==> flow/design.v <==
module envelope_detect (
    input  logic        clk,
    input  logic        rst_n,
    input  logic        enable,
    input  logic [23:0] audio_in,      
    input  logic [15:0] attack_coeff,  
    input  logic [15:0] release_coeff, 
    output logic [23:0] envelope_out   
);
    logic [23:0] abs_audio;
    logic [23:0] envelope_reg;
    logic [39:0] mult_result;
    logic [23:0] filtered_env;
    logic        audio_rising;
    always_comb begin
        abs_audio = audio_in[23] ? (~audio_in + 1'b1) : audio_in;
    end
    always_comb begin
        audio_rising = (abs_audio > envelope_reg);
    end
    always_comb begin
        if (audio_rising) begin
            mult_result = envelope_reg * attack_coeff;
        end else begin
            mult_result = envelope_reg * release_coeff;
        end
        filtered_env = mult_result[39:16];
    end
    always_ff @(posedge clk or negedge rst_n) begin
        if (!rst_n) begin
            envelope_reg <= 24'h0;
        end else if (enable) begin
            if (audio_rising) begin
                envelope_reg <= abs_audio - filtered_env + envelope_reg;
            end else begin
                envelope_reg <= filtered_env;
            end
        end
    end
    assign envelope_out = envelope_reg;
endmodule
==> From RTL to reports: envelope_detect <==
Tool output for the design above, in the order of the flow.
Line numbers count from 1 in the design file above.
Operators: Yosys type, input widths -> output width; for muxes data width and select width s.
Cell names lack the library's common part.
{ "setup": {"design": "envelope_detect", "clk_port": "clk", "lib": "sky130hd", "corner": "tt_025C_1v80"} }

==> Elaborated design <==
Source: Yosys, flattened and elaborated, memories not mapped. Widths are those after wreduce. Registers that Yosys merges into a memory's read port (data or address) are not register bits. Print and check cells do not count. Equal cells are merged and count once.
{ "word_totals": {"reg_bits": 24, "romBits": 0, "ramBits": 0, "latch_bits": 0, "clocked_rd_ports_x_width": 0, "output_inout_bits": 24, "mem_count": 0} }
{ "classes": {"add_sub_neg": 3, "n_mul": 2, "reduce_and_logical": 0, "bitwise": 1, "div": 0, "n_eq": 0, "shifts": 0, "mux": 3, "compare": 1} }
{ "op_table": {"columns": ["operator", "n"], "rows": [
  ["$mul 24x16->40", 2],
  ["$mux 24", 2],
  ["$mux 40", 1],
  ["$add 24x1->24 const B", 1],
  ["$add 24x24->24", 1],
  ["$sub 24x24->24", 1],
  ["$gt 24x24->1", 1],
  ["$not 24->24", 1]
]} }

==> Logic depth <==
Depth = most cells in a row (Yosys ltp): at word level without a register or memory, in the mapped netlist without a sequential cell, where the memories' decode and read muxes count.
{ "logic_depth": {"word_depth": 8, "ABC_AREA": 0, "mapped_depth": 39, "depth_no_buf": 38} }

==> After synthesis <==
Source: synth_stat.txt of the flow (Yosys; design flattened, memories mapped). It holds for the ABC_AREA given above (unset counts as 0); a run with the other value may have another netlist.
The area totals of this step are shown rounded.
{ "mapped": {"mapped_cells": 3212, "buf_cells": 157, "mapped_area_um2": 27600, "ffs": 24, "sequential_area_um2": 601} }
{ "types": {"columns": ["type", "n", "type_area_um2"], "rows": [
  ["fa_1", 633, 1.27E+04],
  ["ha_1", 267, 3.34E+03],
  ["inv_1", 788, 2.96E+03],
  ["nand2_1", 524, 1.97E+03],
  ["and2_1", 311, 1.95E+03],
  ["dfrtp_1", 24, 600.576],
  ["clkbuf_1", 154, 578.054],
  ["xnor2_1", 62, 543.021],
  ["a21oi_1", 70, 350.336],
  ["xor2_1", 31, 271.51],
  ["o21ai_0", 51, 255.245],
  ["a21o_1", 30, 225.216],
  ["nor2_1", 38, 142.637],
  ["o21a_1", 17, 127.622],
  ["o31ai_1", 12, 90.086],
  ["a211oi_1", 11, 82.579],
  ["and3_1", 13, 81.328],
  ["nand2b_1", 13, 81.328]
]} }
Not listed: further types 51, cells in them 163.

==> Worst setup path after synthesis <==
Path of least setup slack by OpenSTA after synthesis, without wires, with an ideal clock, recovery checks aside; 20% of the period is set as input and as output delay. Where synthesis merged equal registers, the netlist keeps one of their names.
{ "synth_timing": {"path_type": "input-to-reg", "from": "input attack_coeff[1]", "to": "register envelope_reg[23]", "delay_ns": 7.933, "n_path_buf": 2, "arrival_ns": 9.649, "required_ns": 9.060, "driving_pins": 34, "period_ns": 9.18, "setup_time_ns": 0.120, "path_slack_ns": -0.589, "input_delay_ns": 1.836, "period_less_setup_slack_ns": 9.769} }
"delay_ns" = arrival - input delay + setup time.
"driving_pins" counts driving pins, that of a launching flip-flop among them; a cell with two outputs on the path counts twice.
"period_less_setup_slack_ns" = period - worst setup slack (recovery checks aside). The figure is calculated, with input and output delays left at 20% of the set period.
Between the ends stands the longest chain of elaborated cells between them, by number of cells; it is not shown to be the way that was timed. Of several equally long chains one is given.
A line is the first line of the expression or statement that the cell stems from. Yosys adds cells for indexed reads and writes and turns some case tables into memories.
A register here has more assigning lines than the two given.
{ "synth_via": {"cell_sequence": "clkbuf_1 -> nand2_1 -> fa_1 -> fa_1 -> fa_1 -> inv_1 -> fa_1 -> fa_1 -> inv_1 -> fa_1 -> inv_1 -> ha_1 -> a21oi_1 -> o21a_1 -> nand3_1 -> a2111oi_0 -> o21bai_1 -> a31oi_1 -> o21ba_2 -> xor2_1 -> o21ai_0 -> fa_1 -> inv_1 -> ha_1 -> clkbuf_1 -> a41o_1 -> a21oi_1 -> o41ai_1 -> a21oi_1 -> o311ai_2 -> a211o_1 -> a21oi_1 -> xnor3_1 -> o211a_1", "elab_chain_cells": 5, "cells_between": 5, "classes_between": "add/sub (2); mul (1); mux (2)"} }
{ "synth_lines": {"columns": ["element", "line_no", "source"], "rows": [
  ["start: declaration", 6, "input  logic [15:0] attack_coeff,"],
  ["$mul 24x16->40", 23, "mult_result = envelope_reg * attack_coeff;"],
  ["$mux 40", 22, "if (audio_rising) begin"],
  ["$sub 24x24->24", 34, "envelope_reg <= abs_audio - filtered_env + envelope_reg;"],
  ["$add 24x24->24", 34, null],
  ["$mux 24", 33, "if (audio_rising) begin"],
  ["end: assignment", 34, null],
  ["end: assignment", 36, "envelope_reg <= filtered_env;"],
  ["end: declaration", 11, "logic [23:0] envelope_reg;"]
]} }

==> Path in the finished layout <==
Path of least setup slack in the final report of run 1 (OpenROAD, finished layout, wires in). Where an end is a register, its clock arrival counts in the times.
{ "layout_timing": {"path_type": "input-to-reg", "from": "input attack_coeff[9]", "to": "register envelope_reg[21]", "n_path_buf": 3, "path_slack_ns": 3.53, "driving_pins": 35, "required_ns": 17.78, "setup_time_ns": 0.08, "input_delay_ns": 3.52, "arrival_ns": 14.25, "period_ns": 17.6} }
Between the ends stands the longest chain of elaborated cells between them, by number of cells; it is not shown to be the way that was timed. Of several equally long chains one is given.
A register here has more assigning lines than the two given.
{ "layout_via": {"cell_sequence": "clkdlybuf4s50_1 -> clkbuf_1 -> nand2_1 -> fa_1 -> inv_1 -> fa_1 -> fa_1 -> fa_1 -> fa_1 -> inv_1 -> fa_1 -> inv_1 -> ha_1 -> a21oi_1 -> o21a_1 -> nand3_1 -> a2111oi_0 -> o21bai_1 -> a31oi_1 -> o21ba_2 -> xor2_1 -> o21ai_0 -> fa_1 -> inv_1 -> ha_1 -> clkbuf_1 -> nand3_1 -> o41ai_1 -> a21oi_1 -> o311ai_2 -> a21oi_1 -> a21oi_1 -> xnor2_1 -> o21a_1 -> a22oi_1", "elab_chain_cells": 5, "cells_between": 5, "classes_between": "add/sub (2); mul (1); mux (2)"} }
{ "layout_lines": {"columns": ["element", "line_no", "source"], "rows": [
  ["start: declaration", 6, "input  logic [15:0] attack_coeff,"],
  ["$mul 24x16->40", 23, "mult_result = envelope_reg * attack_coeff;"],
  ["$mux 40", 22, "if (audio_rising) begin"],
  ["$sub 24x24->24", 34, "envelope_reg <= abs_audio - filtered_env + envelope_reg;"],
  ["$add 24x24->24", 34, null],
  ["$mux 24", 33, "if (audio_rising) begin"],
  ["end: assignment", 34, null],
  ["end: assignment", 36, "envelope_reg <= filtered_env;"],
  ["end: declaration", 11, "logic [23:0] envelope_reg;"]
]} }

Subject: flow runs of envelope_detect

Hi,

Settings and measured results of 2 stored flow runs for module envelope_detect (sky130hd), not sorted in any way. The constraints put input and output delay at 20% of the set period each and load the outputs with 0.01 pF.
By "period_reached_ns" is meant the clock period of the run minus its worst setup slack. This is arithmetic on one report: input and output delays are still those of the set period (20% each).
"worst_path_time_ns" is the time allowed to the run's worst setup path (the clock period less input and output delay, where it has them) less its slack. Clock arrival times count: a late capture clock shortens it, a late launch clock lengthens it.
The results are shown rounded.
[
  {
    "run": "run 1",
    "settings": { "period_ns": 17.6, "CORE_UTILIZATION": 36, "PLACE_DENSITY": 0.91, "CORE_MARGIN": 2, "CELL_PAD_IN_SITES_GLOBAL_PLACEMENT": 3, "ABC_AREA": 0, "GPL_TIMING_DRIVEN": 0, "CTS_CLUSTER_DIAMETER": 210, "CAP_MARGIN": 20, "SLEW_MARGIN": 20 },
    "results": { "worst_path_time_ns": 10.55, "critical_path_type": "input-to-reg", "worst_setup_slack_ns": 3.53, "post_synth_area_um2": 27600, "layout_stdcell_area_um2": 29700, "timing.setup.tns_ns": 0.000, "die_area_um2": 78800, "period_reached_ns": 14.074 }
  },
  {
    "run": "run 2",
    "settings": { "period_ns": 6.61, "CORE_UTILIZATION": 59, "SETUP_SLACK_MARGIN": 0.08, "PLACE_DENSITY": 0.56, "GPL_TIMING_DRIVEN": 0, "CTS_CLUSTER_SIZE": 83, "CTS_CLUSTER_DIAMETER": 285, "MIN_ROUTING_LAYER": "met2", "MAX_ROUTING_LAYER": "met4", "CAP_MARGIN": 20, "CORE_MARGIN": 2, "SLEW_MARGIN": 20 },
    "results": { "worst_setup_slack_ns": -3.30, "die_area_um2": 48400, "timing.setup.tns_ns": -61.7, "layout_stdcell_area_um2": 31300, "worst_path_time_ns": 9.91, "critical_path_type": "reg-to-reg", "post_synth_area_um2": 27600, "period_reached_ns": 9.908 }
  }
]

Regards
