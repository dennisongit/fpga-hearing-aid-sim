==> flow/design.v <==
module noise_gate (
    input  logic        clk,
    input  logic        rst_n,
    input  logic        enable,
    input  logic [23:0] audio_in,        
    input  logic [23:0] threshold,       
    input  logic [15:0] attack_time,     
    input  logic [15:0] release_time,    
    input  logic [7:0]  ratio,          
    output logic [23:0] audio_out,       
    output logic        gate_active      
);
    logic [23:0] abs_audio;
    logic [23:0] envelope;
    logic [23:0] smoothed_envelope;
    logic [23:0] gate_gain;
    logic [31:0] mult_result;
    logic        above_threshold;
    logic [31:0] envelope_diff;
    logic [31:0] envelope_step;
    always_comb begin
        abs_audio = audio_in[23] ? (~audio_in + 1'b1) : audio_in;
    end
    always_ff @(posedge clk or negedge rst_n) begin
        if (!rst_n) begin
            envelope <= 24'h0;
        end else if (enable) begin
            if (abs_audio > envelope) begin
                envelope <= abs_audio;
            end else begin
                envelope <= envelope - (envelope >> 8);  
            end
        end
    end
    always_comb begin
        above_threshold = (envelope > threshold);
    end
    always_ff @(posedge clk or negedge rst_n) begin
        if (!rst_n) begin
            smoothed_envelope <= 24'h0;
        end else if (enable) begin
            envelope_diff = envelope > smoothed_envelope ? 
                           envelope - smoothed_envelope :
                           smoothed_envelope - envelope;
            if (above_threshold) begin
                if (envelope > smoothed_envelope) begin
                    envelope_step = envelope_diff * attack_time;
                    smoothed_envelope <= smoothed_envelope + envelope_step[30:7];
                end else begin
                    smoothed_envelope <= envelope;
                end
            end else begin
                envelope_step = envelope_diff * release_time;
                if (envelope < smoothed_envelope) begin
                    smoothed_envelope <= smoothed_envelope - envelope_step[30:7];
                end else begin
                    smoothed_envelope <= envelope;
                end
            end
        end
    end
    always_comb begin
        if (above_threshold) begin
            gate_gain = 24'h800000;  
        end else begin
            gate_gain = {8'h0, ratio, 8'h0};  
        end
    end
    always_comb begin
        mult_result = audio_in * gate_gain[15:0];  
        audio_out = mult_result[31:8];  
    end
    always_comb begin
        gate_active = above_threshold;
    end
    logic [23:0] threshold_high;
    logic [23:0] threshold_low;
    logic        gate_state;
    always_comb begin
        threshold_high = threshold + (threshold >> 4);  
        threshold_low = threshold - (threshold >> 4);   
    end
    always_ff @(posedge clk or negedge rst_n) begin
        if (!rst_n) begin
            gate_state <= 1'b0;
        end else if (enable) begin
            case (gate_state)
                1'b0: begin  
                    if (envelope > threshold_high) begin
                        gate_state <= 1'b1;
                    end
                end
                1'b1: begin  
                    if (envelope < threshold_low) begin
                        gate_state <= 1'b0;
                    end
                end
            endcase
        end
    end
endmodule
-- From RTL to reports: noise_gate
What the tools print for noise_gate, step after step.
Line numbers count from 1 in the design file above.
Operators: Yosys type, input widths -> output width; for muxes data width and select width s.
The mark -- stands for no value.
- design top: noise_gate
- clock port: clk
- cell library: sky130hd
- corner: tt_025C_1v80

-- Word level
Source: Yosys, flattened and elaborated, memories not mapped. Widths are those after wreduce; folded enables and synchronous resets count as part of the registers. Registers that Yosys merges into a memory's read port (data or address) are not register bits. Print and check cells do not count. Equal cells are merged and count once.
- noted add/subtract/negate cells: 2
- multiply operators at 1
- shift operators: 0
- noted reductions and logical operators: 0
- noted divide/modulo/power cells: 0
- noted muxes and demuxes: 3
- equality and inequality tests: 0
- $lt $le $gt $ge at 2
- noted bitwise logic cells: 1
- operator list (operator ; count):
    $mul 24x16->32 ; 1
    $gt 24x24->1 ; 2
    $mux 24 ; 2
    $add 24x1->24 const B ; 1
    $sub 24x16->24 ; 1
    $not 24->24 ; 1
    $mux 16 ; 1
- memory bits (read-only): 0
- clocked read ports x word width: 0
- register bits after elaboration: 24
- bits of input ports: 91
- output and inout port bits at 25
- noted memory cells: 0
- word-level cells: 10
- memory bits (writable): 0
- noted bits in latches: 0

-- Depth
Longest topological path by Yosys (ltp), each cell counted once; first at word level (registers and memories cut), then after technology mapping (sequential cells cut; the memories' decode and read muxes count).
- word-level depth at 5
- ABC_AREA: 0
- noted depth in mapped cells: 30

-- Mapped cells and area
Source: synth_stat.txt of the flow (Yosys; design flattened, memories mapped). It holds for the ABC_AREA given above (unset counts as 0); a run with the other value may have another netlist.
- noted mapped flip-flops: 24
- mapped area: 9183.8 µm²
- cells in the netlist: 1106
- noted sequential part of the area: 600.6 µm²
- cells by type (type ; count ; area in all (µm²)):
    sky130_fd_sc_hd__fa_1 ; 109 ; 2.18E+03
    sky130_fd_sc_hd__ha_1 ; 151 ; 1.89E+03
    sky130_fd_sc_hd__and3_1 ; 139 ; 869.584
    sky130_fd_sc_hd__inv_1 ; 210 ; 788.256
    sky130_fd_sc_hd__dfrtp_1 ; 24 ; 600.576
    sky130_fd_sc_hd__xnor2_1 ; 56 ; 490.47
    sky130_fd_sc_hd__nand2_1 ; 60 ; 225.216
    sky130_fd_sc_hd__a21oi_1 ; 41 ; 205.197
    sky130_fd_sc_hd__clkbuf_1 ; 50 ; 187.68
    sky130_fd_sc_hd__nor2_1 ; 38 ; 142.637
    sky130_fd_sc_hd__o21ai_0 ; 27 ; 135.13
    sky130_fd_sc_hd__mux2i_1 ; 12 ; 120.115
    sky130_fd_sc_hd__nor3_1 ; 18 ; 90.086
    sky130_fd_sc_hd__nand4_1 ; 14 ; 87.584
    sky130_fd_sc_hd__nand3_1 ; 17 ; 85.082
    sky130_fd_sc_hd__a211oi_1 ; 10 ; 75.072
    sky130_fd_sc_hd__xor2_1 ; 8 ; 70.067
    sky130_fd_sc_hd__a21o_1 ; 9 ; 67.565
Other cell types: 41; their cells: 113.

-- Path before layout
Path of least setup slack by OpenSTA after synthesis, without wires, with an ideal clock, recovery checks aside; 20% of the period is set as input and as output delay. Where synthesis merged equal registers, the netlist keeps one of their names.
- path type: input to output
- start: input threshold[1]
- end: output audio_out[22]
- path slack at 2651 ps
- output delay: 2980 ps
- noted stages: 29
- period at 14900 ps
- input delay: 2980 ps
- noted data required time: 11920 ps
- noted path delay: 6289 ps
- arrival at 9269 ps
- noted synthesis period reached: 12249 ps
"path delay" is the arrival time less input delay plus setup time.
A path that ends at an output port has no setup time.
"stages" counts driving pins, that of a launching flip-flop among them; a cell with two outputs on the path counts twice.
"synthesis period reached" = period - worst setup slack (recovery checks aside). The figure is calculated, with input and output delays left at 20% of the set period.
The rows between start and end are the longest chain of elaborated cells between them; the timing report does not say that the signal goes this way. Where chains are equally long, one stands for them.
A line is the first line of the expression or statement that the cell stems from. Yosys adds cells for indexed reads and writes and turns some case tables into memories.
- path through: sky130_fd_sc_hd__inv_1 sky130_fd_sc_hd__ha_1 sky130_fd_sc_hd__nor2b_1 sky130_fd_sc_hd__o211ai_1 sky130_fd_sc_hd__a211oi_1 sky130_fd_sc_hd__o31ai_1 sky130_fd_sc_hd__a21bo_2 sky130_fd_sc_hd__clkbuf_1 sky130_fd_sc_hd__clkbuf_1 sky130_fd_sc_hd__and2_1 sky130_fd_sc_hd__nand2_1 sky130_fd_sc_hd__fa_1 sky130_fd_sc_hd__fa_1 sky130_fd_sc_hd__inv_1 sky130_fd_sc_hd__fa_1 sky130_fd_sc_hd__inv_1 sky130_fd_sc_hd__fa_1 sky130_fd_sc_hd__inv_1 sky130_fd_sc_hd__ha_1 sky130_fd_sc_hd__ha_1 sky130_fd_sc_hd__fa_1 sky130_fd_sc_hd__a21o_1 sky130_fd_sc_hd__a21oi_1 sky130_fd_sc_hd__nand2b_1 sky130_fd_sc_hd__a21oi_1 sky130_fd_sc_hd__a211oi_1 sky130_fd_sc_hd__o31a_1 sky130_fd_sc_hd__o21bai_1 sky130_fd_sc_hd__xor2_1
- cells in the longest elaborated chain: 3
- RTL lines, path post-synthesis (item ; line ; RTL):
    start: declaration ; 6 ; input  logic [23:0] threshold,
    $gt 24x24->1 ; 36 ; above_threshold = (envelope > threshold);
    $mux 16 ; 63 ; if (above_threshold) begin
    $mul 24x16->32 ; 70 ; mult_result = audio_in * gate_gain[15:0];
    end: declaration ; 10 ; output logic [23:0] audio_out,

-- Timing after layout
Path of least setup slack in the final report of job 1 (OpenROAD, finished layout, wires in). Where an end is a register, its clock arrival counts in the times.
The path's times are printed in steps of 10 ps; the period is the one set.
- path type: input to output
- start: input threshold[18]
- end: output audio_out[22]
- arrival at 12970 ps
- noted stages: 29
- noted data required time: 17120 ps
- period at 21400 ps
- output delay: 4280 ps
- path slack at 4150 ps
- input delay: 4280 ps
The rows between start and end are the longest chain of elaborated cells between them; the timing report does not say that the signal goes this way. Where chains are equally long, one stands for them.
- path through: sky130_fd_sc_hd__clkdlybuf4s50_1 sky130_fd_sc_hd__inv_1 sky130_fd_sc_hd__ha_1 sky130_fd_sc_hd__a211oi_1 sky130_fd_sc_hd__o211ai_1 sky130_fd_sc_hd__a21oi_1 sky130_fd_sc_hd__a21bo_4 sky130_fd_sc_hd__buf_4 sky130_fd_sc_hd__and2_1 sky130_fd_sc_hd__nand2_1 sky130_fd_sc_hd__fa_1 sky130_fd_sc_hd__fa_1 sky130_fd_sc_hd__inv_1 sky130_fd_sc_hd__fa_1 sky130_fd_sc_hd__inv_1 sky130_fd_sc_hd__fa_1 sky130_fd_sc_hd__inv_1 sky130_fd_sc_hd__ha_1 sky130_fd_sc_hd__ha_1 sky130_fd_sc_hd__fa_1 sky130_fd_sc_hd__a21o_1 sky130_fd_sc_hd__a21oi_1 sky130_fd_sc_hd__nand2b_1 sky130_fd_sc_hd__a21oi_1 sky130_fd_sc_hd__a211oi_1 sky130_fd_sc_hd__o31a_1 sky130_fd_sc_hd__o21bai_1 sky130_fd_sc_hd__xor2_1 sky130_fd_sc_hd__clkdlybuf4s50_1
- cells in the longest elaborated chain: 3
- RTL lines, path post-layout (item ; line ; RTL):
    start: declaration ; 6 ; input  logic [23:0] threshold,
    $gt 24x24->1 ; 36 ; above_threshold = (envelope > threshold);
    $mux 16 ; 63 ; if (above_threshold) begin
    $mul 24x16->32 ; 70 ; mult_result = audio_in * gate_gain[15:0];
    end: declaration ; 10 ; output logic [23:0] audio_out,

Appendix: measured runs

Top module noise_gate; platform sky130hd; tools Yosys and OpenROAD; 2 stored runs in no particular order. Input and output delays are each 20% of the period that was set; the output load is 0.01 pF.
"clock period reached": clock period set for the run, less the worst setup slack. It is reckoned from that one timing run; input and output delays stay at 20% of the period that was set.
"allowed time less slack (worst setup path)" = time allowed to the worst setup path (clock period - input delay - output delay, where it has them) - its slack; a late launch clock adds to it, a late capture clock takes from it.
"allowed time less slack (worst setup path)" is known to 10 ps.

Job 1

==> flow/run.sh <==
#!/bin/bash
# the make line also repeats the synthesis and layout settings of config.mk as NAME=value (left out here)
make -C /OpenROAD-flow-scripts/flow DESIGN_CONFIG=/design/flow/config.mk WORK_HOME=/design/flow/orfs CLKGATE_MAP_FILE= finish
==> flow/config.mk <==
export PLATFORM = sky130hd
export DESIGN_NAME = noise_gate
export DESIGN_NICKNAME = noise_gate
export VERILOG_FILES = /design/flow/design.v
export SDC_FILE = /design/flow/constraint.sdc
export NUM_CORES = 4
export LEC_CHECK = 0
export ABC_AREA = 0
export CAP_MARGIN = 20
export CELL_PAD_IN_SITES_DETAIL_PLACEMENT = 0
export CORE_MARGIN = 5
export CORE_UTILIZATION = 20
export CTS_CLUSTER_SIZE = 94
export MAX_ROUTING_LAYER = met4
export PLACE_DENSITY = 0.4
export SLEW_MARGIN = 20
export TNS_END_PERCENT = 10
==> flow/constraint.sdc <==
create_clock -name core_clock -period 21.4 [get_ports {clk}]
set_input_delay 4.2800 -clock core_clock [delete_from_list [all_inputs] [get_ports {clk}]]
set_output_delay 4.2800 -clock core_clock [all_outputs]
set_load 0.01 [all_outputs]

Measured in job 1:
- noted the mapped cell area after synthesis: 9,183.8 µm²
- noted the die footprint: 50,303.8 µm²
- standard-cell area after routing at 10,691.5 µm²
- final design utilization at 23.6%
- lowest setup slack: 4,148 ps
- noted the sum of negative setup slack: 0 ps
- noted the worst-case hold slack: 603 ps
- clock period reached: 17,252 ps
- allowed time less slack (worst setup path) at 8,690 ps
- kind of the worst setup path: input to output

Job 2

==> flow/run.sh <==
#!/bin/bash
# the make line also repeats the synthesis and layout settings of config.mk as NAME=value (left out here)
make -C /OpenROAD-flow-scripts/flow DESIGN_CONFIG=/design/flow/config.mk WORK_HOME=/design/flow/orfs CLKGATE_MAP_FILE= finish
==> flow/config.mk <==
export PLATFORM = sky130hd
export DESIGN_NAME = noise_gate
export DESIGN_NICKNAME = noise_gate
export VERILOG_FILES = /design/flow/design.v
export SDC_FILE = /design/flow/constraint.sdc
export NUM_CORES = 4
export LEC_CHECK = 0
export CAP_MARGIN = 20
export CORE_MARGIN = 2
export CORE_UTILIZATION = 40
export SETUP_SLACK_MARGIN = 3.66
export SLEW_MARGIN = 20
==> flow/constraint.sdc <==
create_clock -name core_clock -period 12.6 [get_ports {clk}]
set_input_delay 2.5200 -clock core_clock [delete_from_list [all_inputs] [get_ports {clk}]]
set_output_delay 2.5200 -clock core_clock [all_outputs]
set_load 0.01 [all_outputs]

Measured in job 2:
- noted the mapped cell area after synthesis: 9,183.8 µm²
- noted the die footprint: 24,188.0 µm²
- standard-cell area after routing at 12,324.3 µm²
- final design utilization at 54.6%
- lowest setup slack: 1,461 ps
- noted the sum of negative setup slack: 0 ps
- noted the worst-case hold slack: 614 ps
- clock period reached: 11,139 ps
- allowed time less slack (worst setup path) at 6,100 ps
- kind of the worst setup path: input to output
